==> flow/design.v <==
module multiplier (
    input [31:0] A, B,        
    input control, reset,      
    output reg [31:0] out,     
    output reg exception       
);
    reg sign_A, sign_B, sign_out;   
    reg [7:0] exp_A, exp_B, exp_out;   
    reg [23:0] mant_A, mant_B;   
    reg [47:0] product;   
    function [47:0] booth_multiply(input [23:0] m1, input [23:0] m2);
        reg [47:0] P;   
        integer i;
        begin
            P = 0;
            for (i = 0; i < 24; i = i + 1) begin
                if (m2[i])   
                    P = P + (m1 << i);
            end
            booth_multiply = P;   
        end
    endfunction
    always @(posedge control or posedge reset) begin
        if (reset) begin
            out <= 32'b0;
            exception <= 0;
        end else begin
            sign_A = A[31];
            sign_B = B[31];
            exp_A = A[30:23];
            exp_B = B[30:23];
            mant_A = {1'b1, A[22:0]};   
            mant_B = {1'b1, B[22:0]};   
            sign_out = sign_A ^ sign_B;
            exp_out = exp_A + exp_B - 127;
            product = booth_multiply(mant_A, mant_B);
            if (product[47]) begin
                out[22:0] = product[46:24];   
                exp_out = exp_out + 1;        
            end else begin
                out[22:0] = product[45:23];   
            end
            out[31] = sign_out;
            out[30:23] = exp_out;
            exception = (exp_out >= 255) ? 1 : 0;
        end
    end
endmodule
Step by step through the tools: multiplier. Tool output for the design above, in the order of the flow. Line numbers count from 1 in the design file above. Library cell names are shortened. Not given: n/a

Design top: multiplier. Clock port: control. Standard-cell library: sky130hd. Corner: tt_025C_1v80.

After elaboration. Counts by Yosys on the flattened word-level netlist (proc, flatten, opt, wreduce; memories kept). Register bits leave out memories and registers merged into their read ports (data or address); mux counts leave out enables and synchronous resets folded into registers. Print and check cells are left out. Cells with the same type and inputs are merged into one.

The entry for memory bits (read-only) reads 0. For register bits the number is 33. The figure for cells after elaboration is 56. Latch bits: 0. Input bits: 66. The entry for memory bits (writable) reads 0. Clocked read ports x word width: 0. Memory cells: 0.

The entry for shift-type cells reads 0. Eq/ne operators: 0. Div/mod/pow operators: 0. Under reductions and logical operators stands 0. For multiplexer cells the number is 26. For bitwise operators the number is 1. The figure for $mul is 0. Under add/sub/neg operators stands 26. For $lt $le $gt $ge the number is 1.

Operators with widths (count): 48-bit two-way mux (22); 48-bit by 25-bit adder with 48-bit output (1); 48-bit by 26-bit adder with 48-bit output (1); 48-bit by 27-bit adder with 48-bit output (1); 48-bit by 28-bit adder with 48-bit output (1); 48-bit by 29-bit adder with 48-bit output (1); 48-bit by 30-bit adder with 48-bit output (1); 48-bit by 31-bit adder with 48-bit output (1); 48-bit by 32-bit adder with 48-bit output (1); 48-bit by 33-bit adder with 48-bit output (1); 48-bit by 34-bit adder with 48-bit output (1); 48-bit by 35-bit adder with 48-bit output (1); 48-bit by 36-bit adder with 48-bit output (1); 48-bit by 37-bit adder with 48-bit output (1); 48-bit by 38-bit adder with 48-bit output (1); 48-bit by 39-bit adder with 48-bit output (1); 48-bit by 40-bit adder with 48-bit output (1); 48-bit by 41-bit adder with 48-bit output (1); 48-bit by 42-bit adder with 48-bit output (1); 48-bit by 43-bit adder with 48-bit output (1); 48-bit by 44-bit adder with 48-bit output (1); 48-bit by 45-bit adder with 48-bit output (1); 48-bit by 46-bit adder with 48-bit output (1); 48-bit by 47-bit adder with 48-bit output (1); 24-bit two-way mux (1); 23-bit two-way mux (1); 8-bit by 1-bit adder with 8-bit output (second input constant) (1); 8-bit by 7-bit subtractor with 8-bit output (second input constant) (1).

Not listed: further kinds 5, cells in them 5.

Depth. Longest topological path by Yosys (ltp), each cell counted once; first at word level (registers and memories cut), then after technology mapping (sequential cells cut; the memories' decode and read muxes count).

The entry for depth after elaboration reads 49. The entry for ABC_AREA reads 0. Depth in mapped cells: 195. The figure for mapped depth without buffers is 186.

After synthesis. Yosys stat after the flow's synthesis: flattened, memories mapped to cells. It holds for the ABC_AREA given above (unset counts as 0); a run with the other value may have another netlist.

Cells by type: ha_1 (count 559, area in all 6.99E+03 sq um); a21oi_1 (count 471, area in all 2.36E+03 sq um); nand2_1 (count 586, area in all 2199.61 sq um); xnor2_1 (count 236, area in all 2.07E+03 sq um); o21ai_0 (count 410, area in all 2.05E+03 sq um); a21o_1 (count 263, area in all 1.97E+03 sq um); nor2_1 (count 487, area in all 1.83E+03 sq um); mux2_2 (count 102, area in all 1.15E+03 sq um); xor2_1 (count 125, area in all 1094.8 sq um); inv_1 (count 277, area in all 1.04E+03 sq um); o21a_1 (count 126, area in all 945.907 sq um); dfrtp_1 (count 33, area in all 825.792 sq um); nand3_1 (count 146, area in all 730.701 sq um); nor3_1 (count 144, area in all 720.691 sq um); a21boi_0 (count 81, area in all 608.083 sq um); clkbuf_1 (count 162, area in all 608.083 sq um); a31oi_1 (count 91, area in all 569.296 sq um); nand2b_1 (count 85, area in all 531.76 sq um).

Other cell types: 87; their cells: 1361.

For synthesis area the number is 39292.7 sq um. Mapped flip-flops: 33. For buffer cells the number is 211. The figure for area of sequential cells is 825.8 sq um. Cells in the netlist: 5745.

Timing after synthesis. Source: OpenSTA report_checks on the synthesized netlist (no wires, ideal clock, input and output delay 20% of the period each), path of least setup slack; recovery checks are left aside. Register names are those of the netlist, which keeps one name where synthesis merged equal registers.

Path type: input port to flip-flop. Start: input A[0]. End: register out[10]. For delay of the path the number is 32674 ps. The entry for setup time reads 125 ps. The entry for clock period reads 41300 ps. Under arrival time stands 40809 ps. Stages: 169. The figure for slack is 367 ps. For buffers on the path the number is 5. Launch time at the first pin: 8260 ps. The figure for synthesis period reached is 40933 ps.

"delay of the path" is the arrival time less input delay plus setup time. "stages": output pins that drive a net of the path, with the launching flip-flop's if there is one; two outputs of one cell count as two. "synthesis period reached" = period - worst setup slack (recovery checks aside). The figure is calculated, with input and output delays left at 20% of the set period. The rows between start and end are the longest chain of elaborated cells between them; the timing report does not say that the signal goes this way. Where chains are equally long, one stands for them. A line is the first line of the expression or statement that the cell stems from. Yosys adds cells for indexed reads and writes and turns some case tables into memories. At most two assigning lines are given for a register; there are more.

Cell sequence: clkbuf_1 > clkbuf_1 > clkbuf_1 > clkbuf_1 > and3_1 > fa_1 > a21oi_1 > o211ai_2 > mux2i_1 > xnor2_1 > ha_1 > or4_1 > a31oi_1 > nor2_1 > ha_1 > and3_1 > a21oi_1 > xnor2_1 > [133 not listed] > nor2_1 > mux2_2 > ha_1 > nand2_1 > nor2_1 > a21boi_0 > or4_1 > nand3_1 > o211ai_1 > ha_1 > nand3_1 > nand2_1 > a41o_1 > o211ai_1 > nor2b_1 > o21ai_1 > clkbuf_1 > mux2_2. Cells in the longest elaborated chain: 47. Under elaborated cells on any way between the ends stands 47. RTL lines with such cells: 3. Classes of those cells: add/sub (23); mux (24).

RTL lines, path post-synthesis: start: declaration (line 2) `input [31:0] A, B,`; 24-bit two-way mux (line 17) `if (m2[i])`; 48-bit by 25-bit adder with 48-bit output (line 18) `P = P + (m1 << i);`; 48-bit two-way mux (line 17); 48-bit by 26-bit adder with 48-bit output (line 18); 48-bit two-way mux (line 17); 48-bit by 27-bit adder with 48-bit output (line 18); 48-bit two-way mux (line 17); [33 not listed]; 48-bit two-way mux (line 17); 48-bit by 45-bit adder with 48-bit output (line 18); 48-bit two-way mux (line 17); 48-bit by 46-bit adder with 48-bit output (line 18); 48-bit two-way mux (line 17); 48-bit by 47-bit adder with 48-bit output (line 18); 23-bit two-way mux (line 37); end: assignment (line 38); end: assignment (line 41); end: declaration (line 4) `output reg [31:0] out,`.

Path in the finished layout. Path of least setup slack in the final report of run A (OpenROAD, finished layout, wires in). Where an end is a register, its clock arrival counts in the times. The report prints the path's times to 10 ps; the period is as set.

Path type: input port to flip-flop. Start: input B[0]. End: register out[28]. Launch time at the first pin: 10240 ps. Stages: 165. The figure for slack is 990 ps. The entry for clock period reads 51200 ps. Under arrival time stands 50360 ps. The entry for setup time reads 120 ps. For buffers on the path the number is 3.

The rows between start and end are the longest chain of elaborated cells between them; the timing report does not say that the signal goes this way. Where chains are equally long, one stands for them.

Cell sequence: buf_2 > buf_4 > and3_1 > fa_1 > a21oi_1 > o211ai_2 > mux2i_1 > xnor2_1 > ha_1 > or4_1 > a31oi_1 > nor2_1 > ha_1 > and3_1 > a21oi_1 > xnor2_1 > mux2_2 > ha_1 > [129 not listed] > nand2_1 > nand2_1 > a21o_1 > a221oi_1 > o21ai_0 > a21o_1 > a21oi_1 > xnor2_1 > mux2_2 > ha_1 > or3_1 > o211ai_1 > nor2b_1 > o21ai_2 > buf_4 > nand2_1 > nor2_1 > xnor2_1. Cells in the longest elaborated chain: 47. Under elaborated cells on any way between the ends stands 47. RTL lines with such cells: 3. Classes of those cells: add/sub (23); mux (24).

RTL lines, path post-layout: start: declaration (line 2) `input [31:0] A, B,`; 24-bit two-way mux (line 17) `if (m2[i])`; 48-bit by 25-bit adder with 48-bit output (line 18) `P = P + (m1 << i);`; 48-bit two-way mux (line 17); 48-bit by 26-bit adder with 48-bit output (line 18); 48-bit two-way mux (line 17); 48-bit by 27-bit adder with 48-bit output (line 18); 48-bit two-way mux (line 17); [33 not listed]; 48-bit two-way mux (line 17); 48-bit by 45-bit adder with 48-bit output (line 18); 48-bit two-way mux (line 17); 48-bit by 46-bit adder with 48-bit output (line 18); 48-bit two-way mux (line 17); 48-bit by 47-bit adder with 48-bit output (line 18); 8-bit two-way mux (line 37); end: assignment (line 25) `out <= 32'b0;`; end: assignment (line 44) `out[30:23] = exp_out;`; end: declaration (line 4) `output reg [31:0] out,`.

Measured results for multiplier: 2 stored runs of the Yosys and OpenROAD flow on sky130hd. The settings differ; the order carries no meaning. The constraints put input and output delay at 20% of the set period each and load the outputs with 0.01 pF. By "reached clock period" is meant the clock period of the run minus its worst setup slack. This is arithmetic on one report: input and output delays are still those of the set period (20% each). "time on the worst setup path": the worst setup path's part of the clock period (all of it between registers, 20% less for each end at a port) less its slack. A launch clock that arrives late makes it longer, a capture clock that arrives late makes it shorter. "time on the worst setup path" is known to 10 ps.

Run A has these settings: period_ns 51.2; SETUP_SLACK_MARGIN -2.0; CAP_MARGIN 20; CORE_MARGIN 2; CORE_UTILIZATION 40; SLEW_MARGIN 20. For the die size the run shows 100755.0 sq um. The worst setup slack after layout reads 995 ps. The measured utilization is 43.0%. The setup total negative slack comes to 0 ps. For the reached clock period the run shows 50205 ps. The measured time on the worst setup path is 39970 ps. Critical path kind: input port to flip-flop. The synthesis area stands at 39292.7 sq um. The standard-cell area after routing comes to 41742.5 sq um.

Run B has these settings: period_ns 73.8; CORE_UTILIZATION 22; SETUP_SLACK_MARGIN 5.0; PLACE_DENSITY_LB_ADDON 0.11; ABC_AREA 0; CAP_MARGIN 0; SLEW_MARGIN 25; MAX_ROUTING_LAYER met5; CORE_MARGIN 2. For the die size the run shows 182000.0 sq um. The worst setup slack after layout reads 18622 ps. The measured utilization is 24.3%. The setup total negative slack comes to 0 ps. For the reached clock period the run shows 55178 ps. The measured time on the worst setup path is 40420 ps. Critical path kind: input port to flip-flop. The synthesis area stands at 39292.7 sq um. The standard-cell area after routing comes to 43231.5 sq um.
